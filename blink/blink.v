==> flow/design.v <==
module blink_pynq (
    input  wire        CLK, RESETN,
    input  wire [31:0] CDIV,
    output reg   [3:0] LED);
    reg [31:0] count, n_count;
    reg  [3:0] n_led;
    always @ (CDIV, count, LED) begin
        if (count >= CDIV) begin
            n_count = 1;
            n_led   = ~ LED;
        end else begin
            n_count = count + 1'b1;
            n_led   = LED;
        end
    end
    always @ (posedge CLK) begin
        if (~ RESETN) begin
            count <= 0;
            LED   <= 4'b1001;
        end else begin
            count <= n_count;
            LED   <= n_led;
        end
    end
endmodule
# Tool chain data of blink_pynq
# The steps from the RTL of blink_pynq to its reports follow in flow order.
# Line numbers count from 1 in the design file above.
# Operators: Yosys type, input widths -> output width; for muxes data width and select width s.
# Cell names lack the library's common part.
# Not given: n/a
# setup
top_module,blink_pynq
clk_port,CLK
lib,sky130hd
lib_corner,tt_025C_1v80

# Word-level counts
# Counts by Yosys on the flattened word-level netlist (proc, flatten, opt, wreduce; memories kept). Register bits leave out memories and registers merged into their read ports (data or address); mux counts leave out enables and synchronous resets folded into registers. Print and check cells are left out. Cells with the same type and inputs are merged into one.
# op_classes
add_sub_neg,1
cmp,1
mux,1
logic,2
n_reduce_logical,1
# ops
cell,n
$add 32x1->32 const B,1
$ge 32x32->1,1
$not 4->4,1
$reduce_or 2->1,1
$not 1->1,1
$mux 1,1
# word_totals
reg_bits,36
inputBits,34

# Longest topological paths
# Longest topological path by Yosys (ltp), each cell counted once; first at word level (registers and memories cut), then after technology mapping (sequential cells cut; the memories' decode and read muxes count).
# depth
ltp_word,2
ABC_AREA,1
mapped_depth,15

# After synthesis
# The flow's flattened synthesis, as Yosys stat reports it; memories are mapped. The netlist is that of the ABC_AREA named above (0 if unset); the other value can give another one.
# Totals and module areas in this step are rounded.
# mapped
cells,404
area_um2,2720
ff_cells,36
buffers,3
# types
cell_type,n,type_area_um2
dfxtp_1,36,720.691
ha_1,33,412.896
nand2_1,91,341.578
inv_1,74,277.766
nor2_1,46,172.666
a21oi_1,31,155.149
xor2_1,10,87.584
nand3_1,17,85.082
nand4_1,11,68.816
nor3_1,12,60.058
xnor2_1,5,43.792
or2_1,5,31.28
o21ai_0,6,30.029
nor3b_2,2,25.024
nand2_4,2,22.522
nor2_4,2,22.522
nand3_2,2,20.019
nand2_2,3,18.768
# Not listed: further types 9, cells in them 16.

# Timing after synthesis
# OpenSTA on the mapped netlist: ideal clock, no wires. The path of least setup slack (recovery checks aside). Input and output delay are each 20% of the period. Register names are those of the netlist, which keeps one name where synthesis merged equal registers.
# synth_path
kind,input to register
startpoint,input port CDIV[31]
endpoint,register count[7]
tclk_ps,2050
launch_ps,410
t_arrival_ps,1695
t_required_ps,1980
slack_ps,285
path_delay_ps,1355
stages,9
synth_period_reached_ps,1765
# "path_delay_ps" = arrival - input delay + setup time.
# "stages": output pins that drive a net of the path, with the launching flip-flop's if there is one; two outputs of one cell count as two.
# "synth_period_reached_ps" is the clock period less the worst setup slack; recovery checks do not enter. This is arithmetic on one report: input and output delays are still those of the set period (20% each).
# The rows between start and end are the longest chain of elaborated cells between them; the timing report does not say that the signal goes this way. Where chains are equally long, one stands for them.
# A line is the first line of the expression or statement that the cell stems from. Yosys adds cells for indexed reads and writes and turns some case tables into memories.
# synth_via
path_cell_list,inv_1 -> ha_1 -> a21oi_1 -> o21a_1 -> nand2_1 -> nor2_2 -> nand3_1 -> buf_2 -> a21oi_1
elab_chain_cells,2
# synth_lines
item,line,source
from (decl),3,"input  wire [31:0] CDIV,"
$ge 32x32->1,8,if (count >= CDIV) begin
$reduce_or 2->1,n/a,
to (assign),18,count <= 0;
to (assign),21,count <= n_count;
to (decl),5,"reg [31:0] count, n_count;"

# Worst path after layout
# Path of least setup slack in the final report of flow run A (OpenROAD, finished layout, wires in). Where an end is a register, its clock arrival counts in the times.
# The path's times are printed in steps of 10 ps; the period is the one set.
# layout_path
kind,input to register
startpoint,input port CDIV[31]
endpoint,register count[3]
tclk_ps,3310
launch_ps,660
t_arrival_ps,2610
t_required_ps,3480
slack_ps,880
stages,11
# The rows between start and end are the longest chain of elaborated cells between them; the timing report does not say that the signal goes this way. Where chains are equally long, one stands for them.
# layout_via
path_cell_list,clkdlybuf4s50_1 -> inv_1 -> ha_1 -> nand2_1 -> nor2_1 -> nand4_1 -> a21oi_2 -> nor2_4 -> nand3_2 -> buf_4 -> a21oi_1
elab_chain_cells,2
# layout_lines
item,line,source
from (decl),3,"input  wire [31:0] CDIV,"
$ge 32x32->1,8,if (count >= CDIV) begin
$reduce_or 2->1,n/a,
to (assign),18,count <= 0;
to (assign),21,count <= n_count;
to (decl),5,"reg [31:0] count, n_count;"

# Top module blink_pynq; platform sky130hd; tools Yosys and OpenROAD; 2 stored runs in no particular order. Input and output delays are each 20% of the period that was set; the output load is 0.01 pF.
# By "achieved_period_ps" is meant the clock period of the run minus its worst setup slack. This is arithmetic on one report: input and output delays are still those of the set period (20% each).
# "timing.worst_path_ps" means the part of the period allowed to the worst setup path (the constraints hold back 20% at inputs and 20% at outputs) less its slack; where the path has registers, the arrival times of their clocks count too.
# "timing.worst_path_ps" is given in steps of 10 ps.
# Measured values are rounded.
# Among the settings, -- means not set for that run.
run,period_ns,CORE_UTILIZATION,SETUP_SLACK_MARGIN,PLACE_DENSITY_LB_ADDON,CELL_PAD_IN_SITES_GLOBAL_PLACEMENT,CELL_PAD_IN_SITES_DETAIL_PLACEMENT,TNS_END_PERCENT,ABC_AREA,GPL_TIMING_DRIVEN,GPL_ROUTABILITY_DRIVEN,CAP_MARGIN,CORE_MARGIN,SLEW_MARGIN,post_synth_area_um2,die_footprint_um2,finalUtil_pct,setup_worst_slack_ps,total_negative_slack_ps,timing.hold.ws_ps,achieved_period_ps,timing.worst_path_ps,path_kind
flow run A,3.31,20,0.67,0.08,0,1,45,1,0,1,20,2,20,2720,14500,26.5,876,0,494,2434,1770,input to register
flow run B,2.41,40,0.21,--,--,--,--,--,--,--,20,2,20,2350,6510,63.1,183,0,472,2227,1750,input to register
