==> flow/design.v <==
module knight_pynq (
    input  wire        CLK, RESETN,
    input  wire [31:0] CDIV,
    output reg   [3:0] LED);
    reg [31:0] count, n_count;
    reg  [2:0] pos, n_pos;
    always @ (pos) begin
        case (pos)
            3'd0: LED = 4'b0001;
            3'd1: LED = 4'b0010;
            3'd2: LED = 4'b0100;
            3'd3: LED = 4'b1000;
            3'd4: LED = 4'b0100;
            3'd5: LED = 4'b0010;
            default: LED = 4'b0000;
        endcase
    end
    always @ (CDIV, count, pos) begin
        if (count >= CDIV) begin
            n_count = 1;
            if (pos == 3'd5) begin
                n_pos   = 3'd0;
            end else begin
                n_pos   = pos + 1'b1;
            end
        end else begin
            n_count = count + 1'b1;
            n_pos   = pos;
        end
    end
    always @ (posedge CLK) begin
        if (~ RESETN) begin
            count <= 0;
            pos   <= 3'd0;
        end else begin
            count <= n_count;
            pos   <= n_pos;
        end
    end
endmodule
# Step by step through the tools: knight_pynq
# What the tools print for knight_pynq, step after step.
# Line numbers count from 1 in the design file above.
# Operators carry their Yosys type and port widths (W data, S select, Z words).
# Library cell names are shortened.
# Not given: --
dict set report inputs {
  top_module {knight_pynq}
  clk_port {CLK}
  lib {sky130hd}
  pvt_corner {tt_025C_1v80}
}

# Elaborated design
# Source: Yosys, flattened and elaborated, memories not mapped. Widths are those after wreduce. Registers that Yosys merges into a memory's read port (data or address) are not register bits. Print and check cells do not count. Equal cells are merged and count once.
dict set report bits {
  ff_bits 35
  in_bits 34
  out_inout_bits 4
  elab_cells 19
}
dict set report op_classes {
  addsub 2
  n_cmp 1
  eq_ne 5
  mux 3
  n_logic 1
  n_reduce_logical 4
}
# operator count
set ops {}
lappend ops {{$add A32 B1 Y32 const B} 1}
lappend ops {{$ge A32 B32 Y1} 1}
lappend ops {{$pmux W4 S4} 1}
lappend ops {{$reduce_or A2 Y1} 3}
lappend ops {{$eq A3 B2 Y1 const B} 2}
lappend ops {{$eq A3 B3 Y1 const B} 2}
lappend ops {{$add A3 B1 Y3 const B} 1}
lappend ops {{$eq A3 B1 Y1 const B} 1}
lappend ops {{$logic_not A3 Y1} 1}
lappend ops {{$mux W3} 1}
lappend ops {{$not A1 Y1} 1}
lappend ops {{$mux W1} 1}

# Longest topological paths
# Longest topological path by Yosys (ltp), each cell counted once; first at word level (registers and memories cut), then after technology mapping (sequential cells cut; the memories' decode and read muxes count).
dict set report logic_depth {
  word_depth 3
  ABC_AREA 0
  depth_mapped 9
  mapped_depth_nobuf 8
}

# Synthesis result
# The flow's flattened synthesis, as Yosys stat reports it; memories are mapped. The netlist is that of the ABC_AREA named above (0 if unset); the other value can give another one.
# Totals and module areas in this step are rounded.
dict set report mapped {
  cell_count 285
  area_um2 2310
  seq_area_um2 701
  ffs 35
  buf_cells 5
}
# cell_type count
set types {}
lappend types {dfxtp_1 35}
lappend types {ha_1 34}
lappend types {nor2_1 42}
lappend types {xor2_1 18}
lappend types {inv_1 35}
lappend types {xnor2_1 12}
lappend types {nand2_1 24}
lappend types {a21oi_1 13}
lappend types {nand4_1 10}
lappend types {nand3_1 11}
lappend types {and4_1 5}
lappend types {and3_1 6}
lappend types {nor3_1 6}
lappend types {mux2i_1 2}
lappend types {o21ai_0 4}
lappend types {a221oi_1 2}
lappend types {a2111oi_2 1}
lappend types {a21boi_0 2}
# Not listed: further types 15, cells in them 23.

# Worst setup path after synthesis
# OpenSTA on the mapped netlist: ideal clock, no wires. The path of least setup slack (recovery checks aside). Input and output delay are each 20% of the period. Register names are those of the netlist, which keeps one name where synthesis merged equal registers.
dict set report synth_path {
  kind {input port to flip-flop}
  from {input port CDIV[0]}
  to {register count[30]}
  tclk_ns 2.5
  in_delay_ns 0.500
  setup_time_ns 0.070
  launch_ns 0.500
  arrival_time_ns 2.433
  required_time_ns 2.430
  setup_slack_ns -0.003
  path_delay_ns 2.003
  driving_pins 8
  n_path_buf 1
  synth_period_reached_ns 2.503
}
# "path_delay_ns" is the arrival time less input delay plus setup time.
# "driving_pins": output pins that drive a net of the path, with the launching flip-flop's if there is one; two outputs of one cell count as two.
# "synth_period_reached_ns" = period - worst setup slack (recovery checks aside). The figure is calculated, with input and output delays left at 20% of the set period.
# Between the ends stands the longest chain of elaborated cells between them, by number of cells; it is not shown to be the way that was timed. Of several equally long chains one is given.
# Each line given opens the expression or statement behind the cell; cells for indexed reads and writes are added by Yosys, which also makes memories of some case tables.
dict set report synth_between {
  path_cell_list {ha_1 > nand2b_1 > a2111oi_2 > nor4b_1 > o41a_1 > or3b_1 > buf_2 > a21oi_1}
  elab_chain_cells 2
  cone_cells 2
  cone_lines 1
}
# element line_no
set synth_lines {}
lappend synth_lines {{from (decl)} 3} ;# input  wire [31:0] CDIV,
lappend synth_lines {{$ge A32 B32 Y1} 19} ;# if (count >= CDIV) begin
lappend synth_lines {{$reduce_or A2 Y1} --}
lappend synth_lines {{to (assign)} 33} ;# count <= 0;
lappend synth_lines {{to (assign)} 36} ;# count <= n_count;
lappend synth_lines {{to (decl)} 5} ;# reg [31:0] count, n_count;

# Path in the finished layout
# From the final timing report of entry A: the path of least setup slack in the routed layout; clock arrival at registers is part of the times.
dict set report layout_path {
  kind {flip-flop to flip-flop}
  from {register count[0]}
  to {register count[30]}
  tclk_ns 2.21
  setup_time_ns 0.06
  launch_ns 0.28
  arrival_time_ns 2.59
  required_time_ns 2.43
  setup_slack_ns -0.16
  driving_pins 9
  n_path_buf 0
}
# Between the ends stands the longest chain of elaborated cells between them, by number of cells; it is not shown to be the way that was timed. Of several equally long chains one is given.
dict set report layout_between {
  path_cell_list {dfxtp_2 > inv_2 > ha_4 > nand2b_4 > a2111oi_4 > nor4b_4 > o41a_1 > or3b_4 > a21oi_2}
  elab_chain_cells 2
  cone_cells 3
  cone_lines 2
}
# element line_no
set layout_lines {}
lappend layout_lines {{from (decl)} 5} ;# reg [31:0] count, n_count;
lappend layout_lines {{from (assign)} 33} ;# count <= 0;
lappend layout_lines {{from (assign)} 36} ;# count <= n_count;
lappend layout_lines {{$ge A32 B32 Y1} 19} ;# if (count >= CDIV) begin
lappend layout_lines {{$reduce_or A2 Y1} --}
lappend layout_lines {{to (assign)} 33}
lappend layout_lines {{to (assign)} 36}
lappend layout_lines {{to (decl)} 5}

Hand-over note for knight_pynq

Below are 2 stored runs of the flow (Yosys, OpenROAD; platform sky130hd) on knight_pynq, each with its settings and what was measured, unordered. Constraints: input delay and output delay 20% of the set period each, output load 0.01 pF.
"clock_period_reached_ns": clock period set for the run, less the worst setup slack. It is reckoned from that one timing run; input and output delays stay at 20% of the period that was set.
By "worst_path_ns" is meant the share of the clock period that the worst setup path is allowed (20% is reserved at inputs, 20% at outputs), minus its slack. Clock arrival times at its registers enter into it.
Values from the reports are rounded here.

[flow] entry A: files
==> flow/run.sh <==
#!/bin/bash
# the make line also repeats the synthesis and layout settings of config.mk as NAME=value (left out here)
make -C /OpenROAD-flow-scripts/flow DESIGN_CONFIG=/design/flow/config.mk WORK_HOME=/design/flow/orfs CLKGATE_MAP_FILE= finish
==> flow/config.mk <==
export PLATFORM = sky130hd
export DESIGN_NAME = knight_pynq
export DESIGN_NICKNAME = knight_pynq
export VERILOG_FILES = /design/flow/design.v
export SDC_FILE = /design/flow/constraint.sdc
export NUM_CORES = 4
export LEC_CHECK = 0
export CAP_MARGIN = 20
export CORE_MARGIN = 2
export CORE_UTILIZATION = 31
export CTS_CLUSTER_DIAMETER = 27
export CTS_CLUSTER_SIZE = 88
export GPL_ROUTABILITY_DRIVEN = 1
export MAX_ROUTING_LAYER = met5
export PLACE_DENSITY_LB_ADDON = 0.13
export SETUP_SLACK_MARGIN = 0.06
export SLEW_MARGIN = 10
==> flow/constraint.sdc <==
create_clock -name core_clock -period 2.21 [get_ports {CLK}]
set_input_delay 0.4420 -clock core_clock [delete_from_list [all_inputs] [get_ports {CLK}]]
set_output_delay 0.4420 -clock core_clock [all_outputs]
set_load 0.01 [all_outputs]

[flow] entry A: metrics
[metrics] yosys.chip_area_um2 = 2310
[metrics] ws_setup_ns = -0.159
[metrics] utilization_frac = 0.496
[metrics] clock_period_reached_ns = 2.369
[metrics] setup_tns_ns = -3.89
[metrics] ws_hold_ns = 0.542
[metrics] worst_path_ns = 2.37
[metrics] worst_setup_path_type = flip-flop to flip-flop
[metrics] total_die_area_um2 = 8160

[flow] entry B: files
==> flow/run.sh <==
#!/bin/bash
# the make line also repeats the synthesis and layout settings of config.mk as NAME=value (left out here)
make -C /OpenROAD-flow-scripts/flow DESIGN_CONFIG=/design/flow/config.mk WORK_HOME=/design/flow/orfs CLKGATE_MAP_FILE= finish
==> flow/config.mk <==
export PLATFORM = sky130hd
export DESIGN_NAME = knight_pynq
export DESIGN_NICKNAME = knight_pynq
export VERILOG_FILES = /design/flow/design.v
export SDC_FILE = /design/flow/constraint.sdc
export NUM_CORES = 4
export LEC_CHECK = 0
export ABC_AREA = 1
export CAP_MARGIN = 20
export CELL_PAD_IN_SITES_GLOBAL_PLACEMENT = 0
export CORE_ASPECT_RATIO = 0.99
export CORE_MARGIN = 2
export CORE_UTILIZATION = 70
export CTS_CLUSTER_DIAMETER = 378
export MAX_ROUTING_LAYER = met5
export PLACE_DENSITY = 0.93
export SLEW_MARGIN = 20
==> flow/constraint.sdc <==
create_clock -name core_clock -period 2.86 [get_ports {CLK}]
set_input_delay 0.5720 -clock core_clock [delete_from_list [all_inputs] [get_ports {CLK}]]
set_output_delay 0.5720 -clock core_clock [all_outputs]
set_load 0.01 [all_outputs]

[flow] entry B: metrics
[metrics] yosys.chip_area_um2 = 2740
[metrics] ws_setup_ns = 0.561
[metrics] utilization_frac = 0.872
[metrics] clock_period_reached_ns = 2.299
[metrics] setup_tns_ns = 0.000
[metrics] ws_hold_ns = 0.493
[metrics] worst_path_ns = 1.73
[metrics] worst_setup_path_type = input port to flip-flop
[metrics] total_die_area_um2 = 4430

End of note.
